==> flow/design.v <==
`timescale 1ns / 1ps
module Binary_4bit_Adder ( A, B, C, Y );
input [3:0] A, B;
output C;
output [3:0] Y;
wire C1, C2, C3;
Full_Adder U0( .x(A[0]), .y(B[0]), .z(1'b0), .C(C1), .S(Y[0]) );
Full_Adder U1( .x(A[1]), .y(B[1]), .z(C1),   .C(C2), .S(Y[1]) );
Full_Adder U2( .x(A[2]), .y(B[2]), .z(C2),   .C(C3), .S(Y[2]) );
Full_Adder U3( .x(A[3]), .y(B[3]), .z(C3),   .C(C),  .S(Y[3]) );
endmodule
`timescale 1ns / 1ps
module Dsp7Seg(
    input [3:0] X0,
    input [3:0] X1,
    input [3:0] X2,
    input [3:0] X3,
    input [3:0] X4,
    input [3:0] X5,
    input [3:0] X6,
    input [3:0] X7,
    input clk,
    input rst,
    output reg [7:0] dsp,
    output reg [7:0] AN
    );
    reg [19:0] ref_cnt;	 
    wire [2:0] act_AN; 	 
    reg [3:0] LED_BCD;	 
    always @(posedge clk or posedge rst) begin
        if (rst==1)
            ref_cnt <=0;
        else
            ref_cnt <= ref_cnt +1;
    end
    assign act_AN = ref_cnt[19:17];	
    always @(*) begin
        case(act_AN)
        3'b000: begin
            AN = 8'b0111_1111;		 
            LED_BCD = X0;
        end
        3'b001: begin
            AN = 8'b1011_1111;       
            LED_BCD = X1;
        end
        3'b010: begin
            AN = 8'b1101_1111;       
            LED_BCD = X2;
        end
        3'b011: begin
            AN = 8'b1110_1111;       
            LED_BCD = X3;
        end
        3'b100: begin
            AN = 8'b1111_0111;       
            LED_BCD = X4;
        end
        3'b101: begin
            AN = 8'b1111_1011;       
            LED_BCD = X5;
        end
        3'b110: begin
            AN = 8'b1111_1101;       
            LED_BCD = X6;
        end
        3'b111:begin
            AN = 8'b1111_1110;       
            LED_BCD = X7;
        end
        endcase      
    end
    always @(*) begin
        case(LED_BCD)
            4'b0000: dsp = 8'b1000_0001;     
            4'b0001: dsp = 8'b1100_1111;     
            4'b0010: dsp = 8'b1001_0010;     
            4'b0011: dsp = 8'b1000_0110;     
            4'b0100: dsp = 8'b1100_1100;     
            4'b0101: dsp = 8'b1010_0100;     
            4'b0110: dsp = 8'b1010_0000;     
            4'b0111: dsp = 8'b1000_1111;     
            4'b1000: dsp = 8'b1000_0000;     
            4'b1001: dsp = 8'b1000_0100;     
            4'b1010: dsp = 8'b1000_0010;     
            4'b1011: dsp = 8'b1110_0000;     
            4'b1100: dsp = 8'b1111_0010;     
            4'b1101: dsp = 8'b1100_0010;     
            4'b1110: dsp = 8'b1001_0000;     
            4'b1111: dsp = 8'b1011_1000;     
        endcase
    end
endmodule
`timescale 1ns / 1ps
module Full_Adder ( x, y, z, C, S) ;
input x, y, z;
output C, S;
wire net1, net2, net3;
assign net1 = x ^ y;
assign net2 = x & y;
assign S = net1 ^ z;
assign net3 = net1 & z;
assign C = net3 | net2;
endmodule
`timescale 1ns / 1ps
module LabAdd4bit( A, B, clk, rst, AN, Seg );
input [3:0] A;
input [3:0] B;
input clk, rst;
output [7:0] AN;
output [7:0] Seg;
wire [3:0] carry, sum;
assign carry[3:1]=3'b000;
Binary_4bit_Adder U1 (.A(A), .B(B), .C(carry[0]), .Y(sum));
Dsp7Seg U2 (.X0(A), .X1(B), .X2(carry), .X3(sum), .clk(clk), .rst(rst), .AN(AN), .dsp(Seg));
endmodule
# Step by step through the tools: LabAdd4bit
# The steps from the RTL of LabAdd4bit to its reports follow in flow order.
# Lines are those of the file above, counted from 1.
# Operators carry their Yosys type and port widths (W data, S select, Z words).
# Not given: --
# inputs
top_module	LabAdd4bit
clock	clk
cell_library	sky130hd
lib_corner	tt_025C_1v80

# Word-level counts
# Counts by Yosys on the flattened word-level netlist (proc, flatten, opt, wreduce; memories kept). Register bits leave out memories and registers merged into their read ports (data or address); mux counts leave out enables and synchronous resets folded into registers. Print and check cells are left out. Cells with the same type and inputs are merged into one.
# Memory sizes are those after Yosys's memory passes, which may raise the word count (mostly to a power of two), join words into wider ones and drop unused or constant bits.
# bits
reg_bits	20
mem_bits_ro	112
n_memories	1
in_bits	10
output_inout_bits	16
word_cells	30
# classes
add_sub_neg	1
eq_ne	7
n_mux	2
logic	17
reduce_and_logical	1
# memory_table
memory	words	word_bits	read_ports	write_ports	line_no	rtl
(no name shown)	16	7	1	0	74	case(LED_BCD)
# op_table
operator	n
$pmux W8 S8	1
$pmux W4 S8	1
$add A20 B1 Y20 const B	1
$eq A3 B3 Y1 const B	4
$and A1 B1 Y1	7
$xor A1 B1 Y1	7
$eq A3 B2 Y1 const B	2
$or A1 B1 Y1	3
$eq A3 B1 Y1 const B	1
$logic_not A3 Y1	1

# Longest topological paths
# Yosys ltp: most cells in a row. Word level: on the elaborated netlist, between registers, memories and ports. Mapped: between sequential cells and ports; inverters and the memories' decode and read muxes count.
# logic_depth
ltp_word	8
ABC_AREA	1
depth_mapped	15
ltp_nobuf	15

# Synthesis result
# Source: synth_stat.txt of the flow (Yosys; design flattened, memories mapped). It holds for the ABC_AREA given above (unset counts as 0); a run with the other value may have another netlist.
# Totals and module areas in this step are rounded.
# mapped
cells	204
mapped_area_um2	1500
seq_area_um2	500
ff_cells	20
# types
cell	n
sky130_fd_sc_hd__dfrtp_1	20
sky130_fd_sc_hd__nand2_1	63
sky130_fd_sc_hd__inv_1	31
sky130_fd_sc_hd__ha_1	8
sky130_fd_sc_hd__xor2_1	11
sky130_fd_sc_hd__nand3_1	16
sky130_fd_sc_hd__fa_1	3
sky130_fd_sc_hd__nor2_1	14
sky130_fd_sc_hd__xnor2_1	4
sky130_fd_sc_hd__buf_6	3
sky130_fd_sc_hd__nor2_4	3
sky130_fd_sc_hd__nand2_4	2
sky130_fd_sc_hd__nand3_2	2
sky130_fd_sc_hd__nand2_2	3
sky130_fd_sc_hd__nand4_1	3
sky130_fd_sc_hd__nor2_2	3
sky130_fd_sc_hd__o21ai_1	3
sky130_fd_sc_hd__nor3_1	2
# Other cell types: 9; their cells: 10.

# Path before layout
# Path of least setup slack by OpenSTA after synthesis, without wires, with an ideal clock, recovery checks aside; 20% of the period is set as input and as output delay. Where synthesis merged equal registers, the netlist keeps one of their names.
# synth_timing
path_type	input port to output port
from	in A[0]
to	out Seg[0]
period_ns	5.58
launch_ns	1.116
arrival_time_ns	3.225
t_required_ns	4.464
slack_ns	1.239
path_delay_ns	2.109
stages	13
n_path_buf	0
period_less_setup_slack_ns	4.341
# "path_delay_ns" = arrival - input delay + setup time.
# At an output port there is no setup time.
# "stages" counts driving pins, that of a launching flip-flop among them; a cell with two outputs on the path counts twice.
# "period_less_setup_slack_ns" is the clock period less the worst setup slack; recovery checks do not enter. This is arithmetic on one report: input and output delays are still those of the set period (20% each).
# Between the ends stands the longest chain of elaborated cells between them, by number of cells; it is not shown to be the way that was timed. Of several equally long chains one is given.
# A line is the first line of the expression or statement that the cell stems from. Yosys adds cells for indexed reads and writes and turns some case tables into memories.
# The chain passes a memory read, where the word-level depth is cut; so it can be longer than that depth.
# synth_via
cell_sequence	sky130_fd_sc_hd__ha_1 -> sky130_fd_sc_hd__inv_1 -> sky130_fd_sc_hd__fa_1 -> sky130_fd_sc_hd__fa_1 -> sky130_fd_sc_hd__fa_1 -> sky130_fd_sc_hd__inv_1 -> sky130_fd_sc_hd__nand4_1 -> sky130_fd_sc_hd__nand3_1 -> sky130_fd_sc_hd__nor2_1 -> sky130_fd_sc_hd__inv_1 -> sky130_fd_sc_hd__ha_1 -> sky130_fd_sc_hd__nand2_1 -> sky130_fd_sc_hd__a21oi_1
elab_chain_cells	9
cone_cells	13
lines_between	7
# synth_rtl
item	line_no	rtl
from (decl)	107	input [3:0] A;
$and A1 B1 Y1	100	assign net2 = x & y;
$and A1 B1 Y1	102	assign net3 = net1 & z;
$or A1 B1 Y1	103	assign C = net3 | net2;
$and A1 B1 Y1	102
$or A1 B1 Y1	103
$and A1 B1 Y1	102
$or A1 B1 Y1	103
$pmux W4 S8	38	case(act_AN)
$mem_v2 Z16 W7	74	case(LED_BCD)
to (decl)	111	output [7:0] Seg;

# Path in the finished layout
# Path of least setup slack in the final report of run 1 (OpenROAD, finished layout, wires in). Where an end is a register, its clock arrival counts in the times.
# layout_timing
path_type	input port to output port
from	in B[0]
to	out Seg[5]
period_ns	5.31
launch_ns	1.06
arrival_time_ns	4.00
t_required_ns	4.25
slack_ns	0.25
stages	16
n_path_buf	2
# Between the ends stands the longest chain of elaborated cells between them, by number of cells; it is not shown to be the way that was timed. Of several equally long chains one is given.
# The chain passes a memory read, where the word-level depth is cut; so it can be longer than that depth.
# layout_via
cell_sequence	sky130_fd_sc_hd__clkdlybuf4s50_1 -> sky130_fd_sc_hd__ha_1 -> sky130_fd_sc_hd__inv_1 -> sky130_fd_sc_hd__fa_1 -> sky130_fd_sc_hd__fa_1 -> sky130_fd_sc_hd__fa_1 -> sky130_fd_sc_hd__inv_1 -> sky130_fd_sc_hd__nand4_1 -> sky130_fd_sc_hd__nand3_1 -> sky130_fd_sc_hd__nor2_1 -> sky130_fd_sc_hd__ha_1 -> sky130_fd_sc_hd__nand2_1 -> sky130_fd_sc_hd__nand2_1 -> sky130_fd_sc_hd__nand2_1 -> sky130_fd_sc_hd__nand2_1 -> sky130_fd_sc_hd__dlygate4sd2_1
elab_chain_cells	9
cone_cells	13
lines_between	7
# layout_rtl
item	line_no	rtl
from (decl)	108	input [3:0] B;
$and A1 B1 Y1	100	assign net2 = x & y;
$and A1 B1 Y1	102	assign net3 = net1 & z;
$or A1 B1 Y1	103	assign C = net3 | net2;
$and A1 B1 Y1	102
$or A1 B1 Y1	103
$and A1 B1 Y1	102
$or A1 B1 Y1	103
$pmux W4 S8	38	case(act_AN)
$mem_v2 Z16 W7	74	case(LED_BCD)
to (decl)	111	output [7:0] Seg;

Subject: LabAdd4bit on sky130hd, stored results

Hello all,

Below are 2 stored runs of the flow (Yosys, OpenROAD; platform sky130hd) on LabAdd4bit, each with its settings and what was measured, unordered. Constraints: input delay and output delay 20% of the set period each, output load 0.01 pF.
"achievedPeriod_ns" means the clock period less the worst setup slack. The figure is calculated, with input and output delays left at 20% of the set period.
"timing.worst_path_ns" = time allowed to the worst setup path (clock period - input delay - output delay, where it has them) - its slack; a late launch clock adds to it, a late capture clock takes from it.
By "fin_power_uw" is meant OpenSTA's value without simulated activity: inputs other than the clock are taken to toggle once in ten clock periods, and the tool carries that through the logic.
The measured numbers are rounded.

Run 1, flow files:
==> flow/run.sh <==
#!/bin/bash
# the make line also repeats the synthesis and layout settings of config.mk as NAME=value (left out here)
make -C /OpenROAD-flow-scripts/flow DESIGN_CONFIG=/design/flow/config.mk WORK_HOME=/design/flow/orfs CLKGATE_MAP_FILE= finish
==> flow/config.mk <==
export PLATFORM = sky130hd
export DESIGN_NAME = LabAdd4bit
export DESIGN_NICKNAME = LabAdd4bit
export VERILOG_FILES = /design/flow/design.v
export SDC_FILE = /design/flow/constraint.sdc
export NUM_CORES = 4
export LEC_CHECK = 0
export ABC_AREA = 1
export CAP_MARGIN = 20
export CORE_MARGIN = 7
export CORE_UTILIZATION = 59
export CTS_CLUSTER_DIAMETER = 374
export CTS_CLUSTER_SIZE = 44
export PLACE_DENSITY = 0.92
export SLEW_MARGIN = 20
export TNS_END_PERCENT = 10
==> flow/constraint.sdc <==
create_clock -name core_clock -period 5.31 [get_ports {clk}]
set_input_delay 1.0620 -clock core_clock [delete_from_list [all_inputs] [get_ports {clk}]]
set_output_delay 1.0620 -clock core_clock [all_outputs]
set_load 0.01 [all_outputs]

==> results of run 1, as CSV <==
result,value
finalCellArea_um2,1800
hold_worst_slack_ns,0.47
final_die_area_um2,4200
achievedPeriod_ns,5.061
timing.worst_path_ns,2.94
critical_path_kind,"input port to output port"
fin_power_uw,290
synthesis_area_um2,1500
tns_setup_ns,0.000
fin_util_pct,74
setup_ws_ns,0.25

Run 2, flow files:
==> flow/run.sh <==
#!/bin/bash
# the make line also repeats the synthesis and layout settings of config.mk as NAME=value (left out here)
make -C /OpenROAD-flow-scripts/flow DESIGN_CONFIG=/design/flow/config.mk WORK_HOME=/design/flow/orfs CLKGATE_MAP_FILE= finish
==> flow/config.mk <==
export PLATFORM = sky130hd
export DESIGN_NAME = LabAdd4bit
export DESIGN_NICKNAME = LabAdd4bit
export VERILOG_FILES = /design/flow/design.v
export SDC_FILE = /design/flow/constraint.sdc
export NUM_CORES = 4
export LEC_CHECK = 0
export CAP_MARGIN = 20
export CORE_MARGIN = 2
export CORE_UTILIZATION = 40
export SLEW_MARGIN = 20
==> flow/constraint.sdc <==
create_clock -name core_clock -period 4.98 [get_ports {clk}]
set_input_delay 0.9960 -clock core_clock [delete_from_list [all_inputs] [get_ports {clk}]]
set_output_delay 0.9960 -clock core_clock [all_outputs]
set_load 0.01 [all_outputs]

==> results of run 2, as CSV <==
result,value
finalCellArea_um2,1800
hold_worst_slack_ns,0.47
final_die_area_um2,4000
achievedPeriod_ns,4.847
timing.worst_path_ns,2.85
critical_path_kind,"input port to output port"
fin_power_uw,350
synthesis_area_um2,1400
tns_setup_ns,0.000
fin_util_pct,53
setup_ws_ns,0.13

Thanks
